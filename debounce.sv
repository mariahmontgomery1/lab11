==> flow/design.v <==
`timescale 1ns / 1ps
module debounce #(parameter N=21)
   (input clk, reset,
    input  in,
    output reg out,
    output reg tick);
   localparam [1:0]
      zero   = 2'b00,
      wait1  = 2'b01,
      one    = 2'b11,
      wait0  = 2'b10;
   reg [1:0] state, state_next;
   reg [N-1:0] counter, counter_next;
   always_ff @(posedge clk or posedge reset)
      if (reset) begin
         state   <= zero;
         counter <= {N{1'b1}};
      end
      else begin
         state   <= state_next;
         counter <= counter_next;
      end
   always_comb begin
      state_next   = state;
      counter_next = counter;
      tick = 0;
      case(state)
         zero: begin
            out = 0;
            counter_next = {N{1'b1}};
            if (in)
               state_next = wait1;
         end
         wait1: begin
            out = 0;      
            counter_next = counter - 1;
            if (counter == 0) begin
               tick = 1'b1;  
               state_next = one;
            end
            else if (~in)
               state_next = zero;
         end
         one: begin
            out = 1;
            counter_next = {N{1'b1}};
            if (~in)
               state_next   = wait0;
         end
         wait0: begin
            out = 1;
            counter_next = counter - 1;
            if (counter == 0)
               state_next = zero;
            else if (in)
               state_next = one;
         end
      endcase
   end
endmodule  
From RTL to reports: debounce. Tool output for the design above, in the order of the flow. Line numbers count from 1 in the design file above. The mark n/a stands for no value.

Design top: debounce. Clock: clk. Library: sky130hd. Library corner: tt_025C_1v80.

After elaboration. Source: Yosys, flattened and elaborated, memories not mapped. Widths are those after wreduce. Registers that Yosys merges into a memory's read port (data or address) are not register bits. Print and check cells do not count. Equal cells are merged and count once.

For output and inout bits the number is 2. Under elaborated cells stands 29. Under input port bits stands 3. The figure for flip-flop bits (word level) is 23.

The entry for multiplexer cells reads 11. For add/sub/neg operators the number is 1. Under reductions and logical operators stands 8. The figure for equal/unequal tests is 7.

Operators by type and width (number): case mux 21 bit (select 2 bit) (1); subtractor 21 x 1 -> 21 bit with constant B (1); logical NOT 21 bit (1); 2-to-1 mux 2 bit (6); OR reduction 2 bit (4); case mux 2 bit (select 4 bit) (1); != test 3 bit with constant B (2); == test 2 bit with constant B (2); != test 2 bit with constant B (2); AND reduction 4 bit (1); case mux 1 bit (select 2 bit) (2); OR reduction 3 bit (1); == test 2 x 1 -> 1 bit with constant B (1); logical NOT 2 bit (1); 2-to-1 mux 1 bit (1).

Longest topological paths. Yosys ltp: most cells in a row. Word level: on the elaborated netlist, between registers, memories and ports. Mapped: between sequential cells and ports; inverters and the memories' decode and read muxes count.

For word-level depth the number is 3. The entry for ABC_AREA reads 0. The figure for depth in mapped cells is 6.

Netlist. Source: synth_stat.txt of the flow (Yosys; design flattened, memories mapped). It holds for the ABC_AREA given above (unset counts as 0); a run with the other value may have another netlist.

Cell types: sky130_fd_sc_hd__dfstp_2 (number 22, area in all 578.054 um^2); sky130_fd_sc_hd__dfrtp_1 (number 3, area in all 75.072 um^2); sky130_fd_sc_hd__nand2_1 (number 14, area in all 52.55 um^2); sky130_fd_sc_hd__nand3_1 (number 9, area in all 45.043 um^2); sky130_fd_sc_hd__o21ai_0 (number 8, area in all 40.038 um^2); sky130_fd_sc_hd__xnor2_1 (number 4, area in all 35.034 um^2); sky130_fd_sc_hd__nand2b_1 (number 5, area in all 31.28 um^2); sky130_fd_sc_hd__or3_1 (number 5, area in all 31.28 um^2); sky130_fd_sc_hd__o31ai_1 (number 4, area in all 30.029 um^2); sky130_fd_sc_hd__xor2_1 (number 3, area in all 26.275 um^2); sky130_fd_sc_hd__ha_1 (number 2, area in all 25.024 um^2); sky130_fd_sc_hd__or4_1 (number 3, area in all 22.522 um^2); sky130_fd_sc_hd__nor4_4 (number 1, area in all 21.27 um^2); sky130_fd_sc_hd__inv_1 (number 5, area in all 18.768 um^2); sky130_fd_sc_hd__nand4_1 (number 3, area in all 18.768 um^2); sky130_fd_sc_hd__nor2_1 (number 5, area in all 18.768 um^2); sky130_fd_sc_hd__a21oi_1 (number 3, area in all 15.014 um^2); sky130_fd_sc_hd__and3_2 (number 2, area in all 15.014 um^2).

Other cell types: 18; their cells: 23.

Mapped cells: 124. Under sequential area stands 653.1 um^2. The entry for cell area after synthesis reads 1271.2 um^2. Buffers: 2. The figure for flip-flops is 25.

Timing after synthesis. Source: OpenSTA report_checks on the synthesized netlist (no wires, ideal clock, input and output delay 20% of the period each), path of least setup slack; recovery checks are left aside. Register names are those of the netlist, which keeps one name where synthesis merged equal registers.

Path type: register to output. From: register counter[0]. To: output tick. The figure for time at the first pin is 0.000 ns. Clock period: 2.05 ns. The entry for path buffers reads 0. The figure for output delay is 0.410 ns. Under stages on the path stands 6. Setup slack: 0.008 ns. For path delay the number is 1.632 ns. Arrival: 1.632 ns. The figure for data required time is 1.640 ns. The entry for synthesis period reached reads 2.042 ns.

"path delay" is the arrival time less input delay plus setup time. A path that ends at an output port has no setup time. "stages on the path" counts driving pins, that of a launching flip-flop among them; a cell with two outputs on the path counts twice. "synthesis period reached" is the clock period less the worst setup slack; recovery checks do not enter. This is arithmetic on one report: input and output delays are still those of the set period (20% each). The rows between start and end are the longest chain of elaborated cells between them; the timing report does not say that the signal goes this way. Where chains are equally long, one stands for them. Each line given opens the expression or statement behind the cell; cells for indexed reads and writes are added by Yosys, which also makes memories of some case tables.

Cells stage by stage: sky130_fd_sc_hd__dfstp_2 -> sky130_fd_sc_hd__inv_1 -> sky130_fd_sc_hd__ha_1 -> sky130_fd_sc_hd__or3b_2 -> sky130_fd_sc_hd__nor3_1 -> sky130_fd_sc_hd__nor3b_1. For cells in the longest elaborated chain the number is 3. Elaborated cells on any way between the ends: 3. Classes of those cells: 2 x mux; 1 x reduce/logical.

Ends and longest elaborated chain, post-synthesis: start, declared (line 13) `reg [N-1:0] counter, counter_next;`; start, assigned (line 17) `counter <= {N{1'b1}};`; start, assigned (line 21) `counter <= counter_next;`; logical NOT 21 bit (line 37) `if (counter == 0) begin`; 2-to-1 mux 1 bit (line 37); case mux 1 bit (select 2 bit) (line 27) `case(state)`; end, declared (line 6) `output reg tick);`.

Worst path after layout. Path of least setup slack in the final report of flow run A (OpenROAD, finished layout, wires in). Where an end is a register, its clock arrival counts in the times.

Path type: register to output. From: register counter[1]. To: output tick. Setup slack: -0.44 ns. Clock period: 1.64 ns. The figure for output delay is 0.33 ns. The figure for time at the first pin is 0.32 ns. The figure for data required time is 1.31 ns. The entry for path buffers reads 1. Under stages on the path stands 7. Arrival: 1.75 ns.

The rows between start and end are the longest chain of elaborated cells between them; the timing report does not say that the signal goes this way. Where chains are equally long, one stands for them.

Cells stage by stage: sky130_fd_sc_hd__dfstp_2 -> sky130_fd_sc_hd__inv_2 -> sky130_fd_sc_hd__ha_1 -> sky130_fd_sc_hd__or3b_4 -> sky130_fd_sc_hd__nor3_4 -> sky130_fd_sc_hd__nor3b_2 -> sky130_fd_sc_hd__buf_2. For cells in the longest elaborated chain the number is 3. Elaborated cells on any way between the ends: 3. Classes of those cells: 2 x mux; 1 x reduce/logical.

Ends and longest elaborated chain, after layout: start, declared (line 13) `reg [N-1:0] counter, counter_next;`; start, assigned (line 17) `counter <= {N{1'b1}};`; start, assigned (line 21) `counter <= counter_next;`; logical NOT 21 bit (line 37) `if (counter == 0) begin`; 2-to-1 mux 1 bit (line 37); case mux 1 bit (select 2 bit) (line 27) `case(state)`; end, declared (line 6) `output reg tick);`.

# Flow runs of debounce

Design debounce on sky130hd. What follows are 2 stored runs of the flow, each under its own settings; their order means nothing. The constraints put input and output delay at 20% of the set period each and load the outputs with 0.01 pF. By "period reached" is meant the clock period of the run minus its worst setup slack. This is arithmetic on one report: input and output delays are still those of the set period (20% each). "critical setup path time" means the part of the period allowed to the worst setup path (the constraints hold back 20% at inputs and 20% at outputs) less its slack; where the path has registers, the arrival times of their clocks count too. "power consumption": no workload was simulated; the value follows from the tool's default switching activity.

Files of flow run A:
==> flow/run.sh <==
#!/bin/bash
# the make line also repeats the synthesis and layout settings of config.mk as NAME=value (left out here)
make -C /OpenROAD-flow-scripts/flow DESIGN_CONFIG=/design/flow/config.mk WORK_HOME=/design/flow/orfs CLKGATE_MAP_FILE= finish
==> flow/config.mk <==
export PLATFORM = sky130hd
export DESIGN_NAME = debounce
export DESIGN_NICKNAME = debounce
export VERILOG_FILES = /design/flow/design.v
export SDC_FILE = /design/flow/constraint.sdc
export NUM_CORES = 4
export LEC_CHECK = 0
export CAP_MARGIN = 20
export CORE_MARGIN = 2
export CORE_UTILIZATION = 52
export CTS_CLUSTER_DIAMETER = 320
export CTS_CLUSTER_SIZE = 34
export GPL_ROUTABILITY_DRIVEN = 0
export GPL_TIMING_DRIVEN = 0
export PLACE_DENSITY_LB_ADDON = 0.2
export SLEW_MARGIN = 20
==> flow/constraint.sdc <==
create_clock -name core_clock -period 1.64 [get_ports {clk}]
set_input_delay 0.3280 -clock core_clock [delete_from_list [all_inputs] [get_ports {clk}]]
set_output_delay 0.3280 -clock core_clock [all_outputs]
set_load 0.01 [all_outputs]

Results of flow run A. The Yosys chip area after synthesis reads 1271.2 um^2. The die outline area is 2856.4 um^2. The measured standard-cell area of the final layout is 1591.5 um^2. For the utilization the run shows 70.6%. The setup slack of the worst path stands at -0.439 ns. The power consumption is 1041 uW. The period reached stands at 2.079 ns. The critical setup path time stands at 1.75 ns. Kind of the worst setup path: register to output.

Files of flow run B:
==> flow/run.sh <==
#!/bin/bash
# the make line also repeats the synthesis and layout settings of config.mk as NAME=value (left out here)
make -C /OpenROAD-flow-scripts/flow DESIGN_CONFIG=/design/flow/config.mk WORK_HOME=/design/flow/orfs CLKGATE_MAP_FILE= finish
==> flow/config.mk <==
export PLATFORM = sky130hd
export DESIGN_NAME = debounce
export DESIGN_NICKNAME = debounce
export VERILOG_FILES = /design/flow/design.v
export SDC_FILE = /design/flow/constraint.sdc
export NUM_CORES = 4
export LEC_CHECK = 0
export ABC_AREA = 0
export CAP_MARGIN = 15
export CELL_PAD_IN_SITES_DETAIL_PLACEMENT = 1
export CORE_MARGIN = 2
export CORE_UTILIZATION = 46
export CTS_CLUSTER_SIZE = 12
export GPL_ROUTABILITY_DRIVEN = 1
export HOLD_SLACK_MARGIN = -0.05
export PLACE_DENSITY_LB_ADDON = 0.24
export SLEW_MARGIN = 20
==> flow/constraint.sdc <==
create_clock -name core_clock -period 1.78 [get_ports {clk}]
set_input_delay 0.3560 -clock core_clock [delete_from_list [all_inputs] [get_ports {clk}]]
set_output_delay 0.3560 -clock core_clock [all_outputs]
set_load 0.01 [all_outputs]

Results of flow run B. The Yosys chip area after synthesis reads 1271.2 um^2. The die outline area is 3200.2 um^2. The measured standard-cell area of the final layout is 1799.2 um^2. For the utilization the run shows 67.0%. The setup slack of the worst path stands at -0.429 ns. The power consumption is 1016 uW. The period reached stands at 2.209 ns. The critical setup path time stands at 1.85 ns. Kind of the worst setup path: register to output.
